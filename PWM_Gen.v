==> flow/design.v <==
module PWM_Generator (
	input clk,
	input [7:0] DUTY_CYCLE,
	input [15:0] ADC,
	input [9:0] PWM_PERIOD, DEAD_TIME,
	output reg PWM_UP, PWM_DOWN, Complete, ADC_Test
);
	reg [9:0] counter = 10'd0;
	reg [17:0] up_time;
	reg [9:0] high_end;
	reg [17:0] product;
	reg [15:0] ADC_cycle;
	reg Fault = 0;
	reg next_UP, next_DOWN;
	always@(posedge clk)begin 
		next_UP <= 0;
		next_DOWN <= 0;
		if(!Fault)begin
			if(counter < PWM_PERIOD -1)begin
				counter <= counter + 1;
				Complete <= 0;
			end
			else begin
				counter <= 0;
				Complete <= 1;
				up_time <= (PWM_PERIOD * DUTY_CYCLE) >> 8;
				ADC_cycle <= ADC;
			end
			if(up_time > (DEAD_TIME / 2))
				high_end <= up_time - (DEAD_TIME/2);
			else
				high_end <= 9'd0;
			if((counter < high_end) && (counter >= (DEAD_TIME / 2)))
				next_UP <= 1;
			else next_UP <= 0;
			if((counter >= ((up_time) + (DEAD_TIME / 2))) && (counter < (PWM_PERIOD - (DEAD_TIME /2))))
				next_DOWN <= 1;
			else next_DOWN <= 0;
			if(16'd10 < ADC_cycle)begin
				ADC_Test <= 1;
			end		
			else 
				ADC_Test <= 0;
			PWM_UP <= next_UP;
			PWM_DOWN <= next_DOWN;
			if(next_UP && next_DOWN)begin
				Fault <= 1;
			end
		end
		else begin
			PWM_UP <= 0;
			PWM_DOWN <= 0;
		end
	end
endmodule 
Reports on PWM_Generator
Tool output for the design above, in the order of the flow.
Line numbers count from 1 in the design file above.
Cell names lack the library's common part.
{ "inputs": {"top_module": "PWM_Generator", "clock_port": "clk", "cell_library": "sky130hd", "lib_corner": "tt_025C_1v80"} }

Word level
Yosys after proc, flatten, opt, wreduce and memory -nomap, before mapping. Enables and synchronous resets that opt folds into registers are not counted as muxes. Memory bits, and registers merged into a memory's read port (data or address), are not among the register bits. Print and check cells are not counted. Equal cells are merged and count once.
{ "bits": {"register_bits": 53, "in_bits": 45, "output_inout_bits": 4, "elab_cells": 35} }
{ "op_classes": {"add_sub_neg": 5, "n_mul": 1, "n_cmp": 7, "muxes": 5, "bitwise": 2, "n_reduce_logical": 4} }
{ "ops": {"columns": ["op", "count"], "rows": [
  ["multiplier 10 x 8 -> 18 bit", 1],
  ["< comparator 10 x 32 -> 1 bit", 2],
  ["< comparator 4 x 16 -> 1 bit with constant A", 1],
  ["subtractor 10 x 1 -> 11 bit with constant B", 1],
  [">= comparator 10 x 11 -> 1 bit", 1],
  ["adder 10 x 9 -> 11 bit", 1],
  ["subtractor 10 x 9 -> 11 bit", 1],
  ["adder 10 x 1 -> 10 bit with constant B", 1],
  ["< comparator 10 bit", 1],
  ["subtractor 10 x 9 -> 10 bit", 1],
  [">= comparator 10 x 9 -> 1 bit", 1],
  ["greater-than comparator 10 x 9 -> 1 bit", 1],
  ["2-to-1 mux 1 bit", 5],
  ["logical AND 1 bit", 3],
  ["NOT 1 bit", 2],
  ["AND reduction 2 bit", 1]
]} }

Logic depth
Longest topological path by Yosys (ltp), each cell counted once; first at word level (registers and memories cut), then after technology mapping (sequential cells cut; the memories' decode and read muxes count).
{ "logic_depth": {"word_depth": 4, "ABC_AREA": 0, "ltp_mapped": 17, "mapped_depth_nobuf": 16} }

Synthesis result
Source: synth_stat.txt of the flow (Yosys; design flattened, memories mapped). It holds for the ABC_AREA given above (unset counts as 0); a run with the other value may have another netlist.
Totals and module areas in this step are rounded.
{ "by_type": {"columns": ["cell_type", "count", "type_area_um2"], "rows": [
  ["edfxtp_1", 48, 1.44E+03],
  ["ha_1", 110, 1376.32],
  ["fa_1", 50, 1000.96],
  ["inv_1", 95, 356.592],
  ["and2_1", 56, 350.336],
  ["xnor2_1", 24, 210.202],
  ["nand2_1", 45, 168.912],
  ["a21oi_1", 28, 140.134],
  ["xor2_1", 16, 140.134],
  ["nor2_1", 35, 131.376],
  ["dfxtp_1", 5, 100.096],
  ["a21o_1", 13, 97.594],
  ["a211oi_1", 12, 90.086],
  ["nor3_1", 17, 85.082],
  ["o21ai_0", 17, 85.082],
  ["o21a_1", 10, 75.072],
  ["clkbuf_1", 19, 71.318],
  ["nand2b_1", 10, 62.56]
]} }
Not listed: further types 36, cells in them 83.
{ "mapped": {"cells": 693, "area_um2": 6590, "seq_area_um2": 1540, "ff_cells": 53, "buffers": 21} }

Path before layout
Source: OpenSTA report_checks on the synthesized netlist (no wires, ideal clock, input and output delay 20% of the period each), path of least setup slack; recovery checks are left aside. Register names are those of the netlist, which keeps one name where synthesis merged equal registers.
{ "synth_timing": {"path_type": "input to register", "startpoint": "input port DUTY_CYCLE[7]", "endpoint": "register up_time[7]", "period_ns": 6.65, "input_delay_ns": 1.330, "setup_time_ns": 0.280, "t_first_pin_ns": 1.330, "arrival_ns": 5.413, "t_required_ns": 6.370, "setup_slack_ns": 0.957, "delay_ns": 4.363, "path_stages": 14, "n_path_buf": 1, "synth_period_reached_ns": 5.693} }
"delay_ns" is the arrival time less input delay plus setup time.
"path_stages" counts driving pins, that of a launching flip-flop among them; a cell with two outputs on the path counts twice.
"synth_period_reached_ns" = period - worst setup slack (recovery checks aside). The figure is calculated, with input and output delays left at 20% of the set period.
Between the ends stands the longest chain of elaborated cells between them, by number of cells; it is not shown to be the way that was timed. Of several equally long chains one is given.
A line is the first line of the expression or statement that the cell stems from. Yosys adds cells for indexed reads and writes and turns some case tables into memories.
{ "synth_between": {"cell_sequence": "clkbuf_1 > nand2_1 > fa_1 > fa_1 > inv_1 > fa_1 > fa_1 > ha_1 > a21o_1 > a2111o_1 > a41oi_2 > o31ai_2 > a2111oi_2 > a211oi_1", "elab_chain_len": 1, "cone_cells": 1, "cone_lines": 1, "classes_between": "mul (1)"} }
{ "synth_rtl": {"columns": ["item", "line", "source"], "rows": [
  ["start, declared", 3, "input [7:0] DUTY_CYCLE,"],
  ["multiplier 10 x 8 -> 18 bit", 26, "up_time <= (PWM_PERIOD * DUTY_CYCLE) >> 8;"],
  ["end, assigned", 26, null]
]} }

Path in the finished layout
From the final timing report of entry A: the path of least setup slack in the routed layout; clock arrival at registers is part of the times.
{ "layout_timing": {"path_type": "input to register", "startpoint": "input port DUTY_CYCLE[2]", "endpoint": "register up_time[9]", "period_ns": 6.57, "input_delay_ns": 1.31, "setup_time_ns": 0.25, "t_first_pin_ns": 1.31, "arrival_ns": 5.07, "t_required_ns": 6.63, "setup_slack_ns": 1.55, "path_stages": 16, "n_path_buf": 3} }
Between the ends stands the longest chain of elaborated cells between them, by number of cells; it is not shown to be the way that was timed. Of several equally long chains one is given.
{ "layout_between": {"cell_sequence": "buf_12 > buf_4 > and2_4 > fa_1 > fa_1 > fa_1 > inv_1 > fa_1 > inv_1 > ha_2 > a2111o_1 > a41oi_2 > buf_4 > nor3_4 > o221ai_2 > xnor2_1", "elab_chain_len": 1, "cone_cells": 1, "cone_lines": 1, "classes_between": "mul (1)"} }
{ "layout_rtl": {"columns": ["item", "line", "source"], "rows": [
  ["start, declared", 3, "input [7:0] DUTY_CYCLE,"],
  ["multiplier 10 x 8 -> 18 bit", 26, "up_time <= (PWM_PERIOD * DUTY_CYCLE) >> 8;"],
  ["end, assigned", 26, null]
]} }

Add stored flow runs of PWM_Generator

2 stored runs of PWM_Generator in the flow (synthesis by Yosys, layout by OpenROAD, sky130hd cells), in arbitrary order. Constraints: input delay and output delay 20% of the set period each, output load 0.01 pF.
By "achieved_period_ns" is meant the clock period of the run minus its worst setup slack. This is arithmetic on one report: input and output delays are still those of the set period (20% each).
"worstPathTime_ns": the worst setup path's part of the clock period (all of it between registers, 20% less for each end at a port) less its slack. A launch clock that arrives late makes it longer, a capture clock that arrives late makes it shorter.
"design_power_mw" is the tool's figure for a default switching activity; nothing was simulated.
The results are shown rounded.
[
  {
    "run": "entry A",
    "settings": { "period_ns": 6.57, "SETUP_SLACK_MARGIN": 1.58, "CAP_MARGIN": 20, "CORE_MARGIN": 2, "CORE_UTILIZATION": 40, "SLEW_MARGIN": 20 },
    "results": { "synth_chip_area_um2": 6590, "die_um2": 17500, "finalCellArea_um2": 7740, "setup_worst_slack_ns": 1.55, "final_setup_tns_ns": 0.000, "design_power_mw": 1.57, "achieved_period_ns": 5.015, "worstPathTime_ns": 3.70, "timing.worst_path_kind": "input to register" }
  },
  {
    "run": "entry B",
    "settings": { "period_ns": 10.6, "CORE_UTILIZATION": 46, "SETUP_SLACK_MARGIN": 0.44, "PLACE_DENSITY_LB_ADDON": 0.24, "HOLD_SLACK_MARGIN": 0.19, "CELL_PAD_IN_SITES_DETAIL_PLACEMENT": 2, "GPL_ROUTABILITY_DRIVEN": 1, "SLEW_MARGIN": 15, "CAP_MARGIN": 20, "CORE_MARGIN": 2 },
    "results": { "synth_chip_area_um2": 6590, "die_um2": 15300, "finalCellArea_um2": 7370, "setup_worst_slack_ns": 3.17, "final_setup_tns_ns": 0.000, "design_power_mw": 0.977, "achieved_period_ns": 7.431, "worstPathTime_ns": 5.31, "timing.worst_path_kind": "input to register" }
  }
]
